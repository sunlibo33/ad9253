==> flow/design.v <==
module AD9253Driver(
		 input wire Data_A_L,
		 input wire Data_A_H,
		 input wire Data_B_L,
		 input wire Data_B_H,
		 input wire Data_C_L,
		 input wire Data_C_H,
		 input wire Data_D_L,
		 input wire Data_D_H,
     input wire DCO,
     input wire FCO,
		 output reg       Data_VLD,
		 output reg[13:0] Data_CH0,
		 output reg[13:0] Data_CH1,
		 output reg[13:0] Data_CH2,
		 output reg[13:0] Data_CH3
);
reg [1:0]FCO_COUNT_H_Rise;
reg [1:0]FCO_COUNT_H_Down;
reg [1:0]FCO_COUNT_L_Rise;
reg [1:0]FCO_COUNT_L_Down;
reg [7:0]REG_DATA_H_H_CH0;
reg [7:0]REG_DATA_H_L_CH0;
reg [7:0]REG_DATA_L_H_CH0;
reg [7:0]REG_DATA_L_L_CH0;
reg [7:0]REG_DATA_H_H_CH1;
reg [7:0]REG_DATA_H_L_CH1;
reg [7:0]REG_DATA_L_H_CH1;
reg [7:0]REG_DATA_L_L_CH1;
reg [7:0]REG_DATA_H_H_CH2;
reg [7:0]REG_DATA_H_L_CH2;
reg [7:0]REG_DATA_L_H_CH2;
reg [7:0]REG_DATA_L_L_CH2;
reg [7:0]REG_DATA_H_H_CH3;
reg [7:0]REG_DATA_H_L_CH3;
reg [7:0]REG_DATA_L_H_CH3;
reg [7:0]REG_DATA_L_L_CH3;
reg Data_VLD_GEN_1D,Data_VLD_GEN_2D,Data_VLD_GEN_3D,Data_VLD_GEN;
always @(posedge DCO)
begin
  Data_VLD_GEN_1D<=FCO;
  Data_VLD_GEN_2D<=Data_VLD_GEN_1D;
  Data_VLD_GEN_3D<=Data_VLD_GEN_2D;
  Data_VLD_GEN<=Data_VLD_GEN_2D^Data_VLD_GEN_3D;
  Data_VLD<=Data_VLD_GEN;
end
always @(posedge DCO)
begin
 if(Data_VLD_GEN==1'b1)
   begin
	  if(FCO==1'b1)
	    begin
	      Data_CH0<={REG_DATA_L_H_CH0,REG_DATA_L_L_CH0[7:2]}; 
		   Data_CH1<={REG_DATA_L_H_CH1,REG_DATA_L_L_CH1[7:2]}; 
		   Data_CH2<={REG_DATA_L_H_CH2,REG_DATA_L_L_CH2[7:2]}; 
		   Data_CH3<={REG_DATA_L_H_CH3,REG_DATA_L_L_CH3[7:2]}; 	
		 end
	  else
	    begin
	      Data_CH0<={REG_DATA_H_H_CH0,REG_DATA_H_L_CH0[7:2]}; 
		   Data_CH1<={REG_DATA_H_H_CH1,REG_DATA_H_L_CH1[7:2]}; 
		   Data_CH2<={REG_DATA_H_H_CH2,REG_DATA_H_L_CH2[7:2]}; 
		   Data_CH3<={REG_DATA_H_H_CH3,REG_DATA_H_L_CH3[7:2]}; 	
		 end	  
	end
end
always @(posedge DCO)
begin
	if(FCO==1'b1)
	  begin
	    case(FCO_COUNT_H_Rise)
		   2'b00:
			      begin
					 REG_DATA_H_H_CH0[7]<=Data_A_H;
					 REG_DATA_H_L_CH0[7]<=Data_A_L;
					 REG_DATA_H_H_CH1[7]<=Data_B_H;
					 REG_DATA_H_L_CH1[7]<=Data_B_L;
					 REG_DATA_H_H_CH2[7]<=Data_C_H;
					 REG_DATA_H_L_CH2[7]<=Data_C_L;
					 REG_DATA_H_H_CH3[7]<=Data_D_H;
					 REG_DATA_H_L_CH3[7]<=Data_D_L;					 
					end
			2'b01:
			      begin
					 REG_DATA_H_H_CH0[5]<=Data_A_H;
					 REG_DATA_H_L_CH0[5]<=Data_A_L;
					 REG_DATA_H_H_CH1[5]<=Data_B_H;
					 REG_DATA_H_L_CH1[5]<=Data_B_L;
					 REG_DATA_H_H_CH2[5]<=Data_C_H;
					 REG_DATA_H_L_CH2[5]<=Data_C_L;
					 REG_DATA_H_H_CH3[5]<=Data_D_H;
					 REG_DATA_H_L_CH3[5]<=Data_D_L;					 
					end			
			2'b10:
			      begin
					 REG_DATA_H_H_CH0[3]<=Data_A_H;
					 REG_DATA_H_L_CH0[3]<=Data_A_L;
					 REG_DATA_H_H_CH1[3]<=Data_B_H;
					 REG_DATA_H_L_CH1[3]<=Data_B_L;
					 REG_DATA_H_H_CH2[3]<=Data_C_H;
					 REG_DATA_H_L_CH2[3]<=Data_C_L;
					 REG_DATA_H_H_CH3[3]<=Data_D_H;
					 REG_DATA_H_L_CH3[3]<=Data_D_L;					 
					end				
			2'b11:
			      begin
					 REG_DATA_H_H_CH0[1]<=Data_A_H;
					 REG_DATA_H_L_CH0[1]<=Data_A_L;
					 REG_DATA_H_H_CH1[1]<=Data_B_H;
					 REG_DATA_H_L_CH1[1]<=Data_B_L;
					 REG_DATA_H_H_CH2[1]<=Data_C_H;
					 REG_DATA_H_L_CH2[1]<=Data_C_L;
					 REG_DATA_H_H_CH3[1]<=Data_D_H;
					 REG_DATA_H_L_CH3[1]<=Data_D_L;					 
					end				
       endcase
	  end 
end
always @(negedge DCO)
begin
	if(FCO==1'b1)
	  begin
	    case(FCO_COUNT_H_Down)
		   2'b00:
			      begin
					 REG_DATA_H_H_CH0[6]<=Data_A_H;
					 REG_DATA_H_L_CH0[6]<=Data_A_L;
					 REG_DATA_H_H_CH1[6]<=Data_B_H;
					 REG_DATA_H_L_CH1[6]<=Data_B_L;
					 REG_DATA_H_H_CH2[6]<=Data_C_H;
					 REG_DATA_H_L_CH2[6]<=Data_C_L;
					 REG_DATA_H_H_CH3[6]<=Data_D_H;
					 REG_DATA_H_L_CH3[6]<=Data_D_L;					 
					end
			2'b01:
			      begin
					 REG_DATA_H_H_CH0[4]<=Data_A_H;
					 REG_DATA_H_L_CH0[4]<=Data_A_L;
					 REG_DATA_H_H_CH1[4]<=Data_B_H;
					 REG_DATA_H_L_CH1[4]<=Data_B_L;
					 REG_DATA_H_H_CH2[4]<=Data_C_H;
					 REG_DATA_H_L_CH2[4]<=Data_C_L;
					 REG_DATA_H_H_CH3[4]<=Data_D_H;
					 REG_DATA_H_L_CH3[4]<=Data_D_L;					 
					end			
			2'b10:
			      begin
					 REG_DATA_H_H_CH0[2]<=Data_A_H;
					 REG_DATA_H_L_CH0[2]<=Data_A_L;
					 REG_DATA_H_H_CH1[2]<=Data_B_H;
					 REG_DATA_H_L_CH1[2]<=Data_B_L;
					 REG_DATA_H_H_CH2[2]<=Data_C_H;
					 REG_DATA_H_L_CH2[2]<=Data_C_L;
					 REG_DATA_H_H_CH3[2]<=Data_D_H;
					 REG_DATA_H_L_CH3[2]<=Data_D_L;					 
					end				
			2'b11:
			      begin
					 REG_DATA_H_H_CH0[0]<=Data_A_H;
					 REG_DATA_H_L_CH0[0]<=Data_A_L;
					 REG_DATA_H_H_CH1[0]<=Data_B_H;
					 REG_DATA_H_L_CH1[0]<=Data_B_L;
					 REG_DATA_H_H_CH2[0]<=Data_C_H;
					 REG_DATA_H_L_CH2[0]<=Data_C_L;
					 REG_DATA_H_H_CH3[0]<=Data_D_H;
					 REG_DATA_H_L_CH3[0]<=Data_D_L;					 
					end				
       endcase
	  end 
end
always @(posedge DCO)
begin
	if(FCO==1'b0)
	  begin
	    case(FCO_COUNT_L_Rise)
		   2'b00:
			      begin
					 REG_DATA_L_H_CH0[7]<=Data_A_H;
					 REG_DATA_L_L_CH0[7]<=Data_A_L;
					 REG_DATA_L_H_CH1[7]<=Data_B_H;
					 REG_DATA_L_L_CH1[7]<=Data_B_L;
					 REG_DATA_L_H_CH2[7]<=Data_C_H;
					 REG_DATA_L_L_CH2[7]<=Data_C_L;
					 REG_DATA_L_H_CH3[7]<=Data_D_H;
					 REG_DATA_L_L_CH3[7]<=Data_D_L;					 
					end
			2'b01:
			      begin
					 REG_DATA_L_H_CH0[5]<=Data_A_H;
					 REG_DATA_L_L_CH0[5]<=Data_A_L;
					 REG_DATA_L_H_CH1[5]<=Data_B_H;
					 REG_DATA_L_L_CH1[5]<=Data_B_L;
					 REG_DATA_L_H_CH2[5]<=Data_C_H;
					 REG_DATA_L_L_CH2[5]<=Data_C_L;
					 REG_DATA_L_H_CH3[5]<=Data_D_H;
					 REG_DATA_L_L_CH3[5]<=Data_D_L;					 
					end			
			2'b10:
			      begin
					 REG_DATA_L_H_CH0[3]<=Data_A_H;
					 REG_DATA_L_L_CH0[3]<=Data_A_L;
					 REG_DATA_L_H_CH1[3]<=Data_B_H;
					 REG_DATA_L_L_CH1[3]<=Data_B_L;
					 REG_DATA_L_H_CH2[3]<=Data_C_H;
					 REG_DATA_L_L_CH2[3]<=Data_C_L;
					 REG_DATA_L_H_CH3[3]<=Data_D_H;
					 REG_DATA_L_L_CH3[3]<=Data_D_L;					 
					end				
			2'b11:
			      begin
					 REG_DATA_L_H_CH0[1]<=Data_A_H;
					 REG_DATA_L_L_CH0[1]<=Data_A_L;
					 REG_DATA_L_H_CH1[1]<=Data_B_H;
					 REG_DATA_L_L_CH1[1]<=Data_B_L;
					 REG_DATA_L_H_CH2[1]<=Data_C_H;
					 REG_DATA_L_L_CH2[1]<=Data_C_L;
					 REG_DATA_L_H_CH3[1]<=Data_D_H;
					 REG_DATA_L_L_CH3[1]<=Data_D_L;					 
					end				
       endcase
	  end 
end
always @(negedge DCO)
begin
	if(FCO==1'b0)
	  begin
	    case(FCO_COUNT_L_Down)
		   2'b00:
			      begin
					 REG_DATA_L_H_CH0[6]<=Data_A_H;
					 REG_DATA_L_L_CH0[6]<=Data_A_L;
					 REG_DATA_L_H_CH1[6]<=Data_B_H;
					 REG_DATA_L_L_CH1[6]<=Data_B_L;
					 REG_DATA_L_H_CH2[6]<=Data_C_H;
					 REG_DATA_L_L_CH2[6]<=Data_C_L;
					 REG_DATA_L_H_CH3[6]<=Data_D_H;
					 REG_DATA_L_L_CH3[6]<=Data_D_L;					 
					end
			2'b01:
			      begin
					 REG_DATA_L_H_CH0[4]<=Data_A_H;
					 REG_DATA_L_L_CH0[4]<=Data_A_L;
					 REG_DATA_L_H_CH1[4]<=Data_B_H;
					 REG_DATA_L_L_CH1[4]<=Data_B_L;
					 REG_DATA_L_H_CH2[4]<=Data_C_H;
					 REG_DATA_L_L_CH2[4]<=Data_C_L;
					 REG_DATA_L_H_CH3[4]<=Data_D_H;
					 REG_DATA_L_L_CH3[4]<=Data_D_L;					 
					end			
			2'b10:
			      begin
					 REG_DATA_L_H_CH0[2]<=Data_A_H;
					 REG_DATA_L_L_CH0[2]<=Data_A_L;
					 REG_DATA_L_H_CH1[2]<=Data_B_H;
					 REG_DATA_L_L_CH1[2]<=Data_B_L;
					 REG_DATA_L_H_CH2[2]<=Data_C_H;
					 REG_DATA_L_L_CH2[2]<=Data_C_L;
					 REG_DATA_L_H_CH3[2]<=Data_D_H;
					 REG_DATA_L_L_CH3[2]<=Data_D_L;					 
					end				
			2'b11:
			      begin
					 REG_DATA_L_H_CH0[0]<=Data_A_H;
					 REG_DATA_L_L_CH0[0]<=Data_A_L;
					 REG_DATA_L_H_CH1[0]<=Data_B_H;
					 REG_DATA_L_L_CH1[0]<=Data_B_L;
					 REG_DATA_L_H_CH2[0]<=Data_C_H;
					 REG_DATA_L_L_CH2[0]<=Data_C_L;
					 REG_DATA_L_H_CH3[0]<=Data_D_H;
					 REG_DATA_L_L_CH3[0]<=Data_D_L;					 
					end				
       endcase
	  end 
end
always @(posedge DCO)
begin
	if(FCO==1'b1)
	  FCO_COUNT_L_Rise <= 2'b00;
	else 
	  FCO_COUNT_L_Rise <= FCO_COUNT_L_Rise + 2'b01;
end
always @(negedge DCO)
begin
	if(FCO==1'b1)
	  FCO_COUNT_L_Down <= 2'b00;
	else 
	  FCO_COUNT_L_Down <= FCO_COUNT_L_Down + 2'b01;
end
always @(posedge DCO)
begin
	if(FCO==1'b0)
	  FCO_COUNT_H_Rise <= 2'b00;
	else 
	  FCO_COUNT_H_Rise <= FCO_COUNT_H_Rise + 2'b01;
end
always @(negedge DCO)
begin
	if(FCO==1'b0)
	  FCO_COUNT_H_Down <= 2'b00;
	else 
	  FCO_COUNT_H_Down <= FCO_COUNT_H_Down + 2'b01;
end
endmodule 
**Reports on AD9253Driver**

Tool output for the design above, in the order of the flow.
Lines are those of the file above, counted from 1.
Cell names lack the library's common part.
Not given: --

- Design top: AD9253Driver
- Clock port: DCO
- Library: sky130hd
- Timing corner: tt_025C_1v80

**After elaboration**

Counts by Yosys on the flattened word-level netlist (proc, flatten, opt, wreduce; memories kept). Register bits leave out memories and registers merged into their read ports (data or address); mux counts leave out enables and synchronous resets folded into registers. Print and check cells are left out. Cells with the same type and inputs are merged into one.

- Flip-flop bits (word level): 181
- Input bits: 10
- Output and inout bits: 57
- Cells after elaboration: 167

- $add $sub $neg: 4
- Equal/unequal tests: 12
- Mux-type cells: 4
- Bitwise operators: 2
- Reductions and logical operators: 20

Operators with widths:

| kind | number |
|---|---|
| 14-bit two-way mux | 4 |
| 2-bit AND reduction | 16 |
| 2-bit == test (second input constant) | 8 |
| 2-bit by 1-bit adder with 2-bit output (second input constant) | 4 |
| 2-bit by 1-bit == test with 1-bit output (second input constant) | 4 |
| 2-bit zero test | 4 |
| 1-bit XOR | 1 |
| 1-bit inverter | 1 |

**Longest topological paths**

Depth = most cells in a row (Yosys ltp): at word level without a register or memory, in the mapped netlist without a sequential cell, where the memories' decode and read muxes count.

- Depth after elaboration: 2
- ABC_AREA: 0
- Gate-level depth with buffers: 3
- Gate-level depth less buffers: 3

**Mapped cells and area**

Source: synth_stat.txt of the flow (Yosys; design flattened, memories mapped). It holds for the ABC_AREA given above (unset counts as 0); a run with the other value may have another netlist.
Totals and module areas in this step are rounded.

Cells by type:

| type | number | area in all (µm²) |
|---|---|---|
| edfxtp_1 | 168 | 5.04E+03 |
| mux2_4 | 56 | 840.806 |
| dfxtp_1 | 13 | 260.25 |
| ha_1 | 16 | 200.192 |
| buf_12 | 5 | 100.096 |
| nor2b_1 | 12 | 75.072 |
| and2_1 | 10 | 62.56 |
| inv_1 | 9 | 33.782 |
| buf_6 | 2 | 22.522 |
| buf_2 | 2 | 10.01 |
| xor2_1 | 1 | 8.758 |
| nor2_1 | 2 | 7.507 |

- Cell count: 296
- Mapped area: 6700 µm²
- Sequential area: 5300 µm²
- Mapped flip-flops: 181
- Buffer cells: 9

Memo
Re: implementation data of AD9253Driver

Module AD9253Driver, platform sky130hd: 2 stored runs of the flow (Yosys, OpenROAD) with differing settings, in no particular order. Input and output delays are each 20% of the period that was set; the output load is 0.01 pF.
The measured numbers are rounded.
A setting shown as n/a is not set for that run.

| name | run A | run B |
|---|---|---|
| period_ns | 3.29 | 7.62 |
| CORE_UTILIZATION | 27 | 30 |
| SETUP_SLACK_MARGIN | 0.6 | 2.0 |
| CORE_ASPECT_RATIO | 1.32 | n/a |
| CORE_MARGIN | 8 | 5 |
| GPL_ROUTABILITY_DRIVEN | 0 | 0 |
| CTS_CLUSTER_DIAMETER | 47 | 364 |
| MAX_ROUTING_LAYER | met5 | met5 |
| CAP_MARGIN | 20 | 10 |
| SLEW_MARGIN | 20 | 20 |
| PLACE_DENSITY_LB_ADDON | n/a | 0.23 |
| CELL_PAD_IN_SITES_GLOBAL_PLACEMENT | n/a | 0 |
| TNS_END_PERCENT | n/a | 85 |
| CTS_CLUSTER_SIZE | n/a | 33 |
| overall die area (µm²) | 30000 | 25000 |
| chip area in the Yosys report (µm²) | 6700 | 6700 |
| worst hold slack after layout (ns) | 0.33 | 0.33 |
| standard-cell area after routing (µm²) | 8600 | 8600 |
| worst slack on setup checks (ns) | 0.60 | 2.0 |
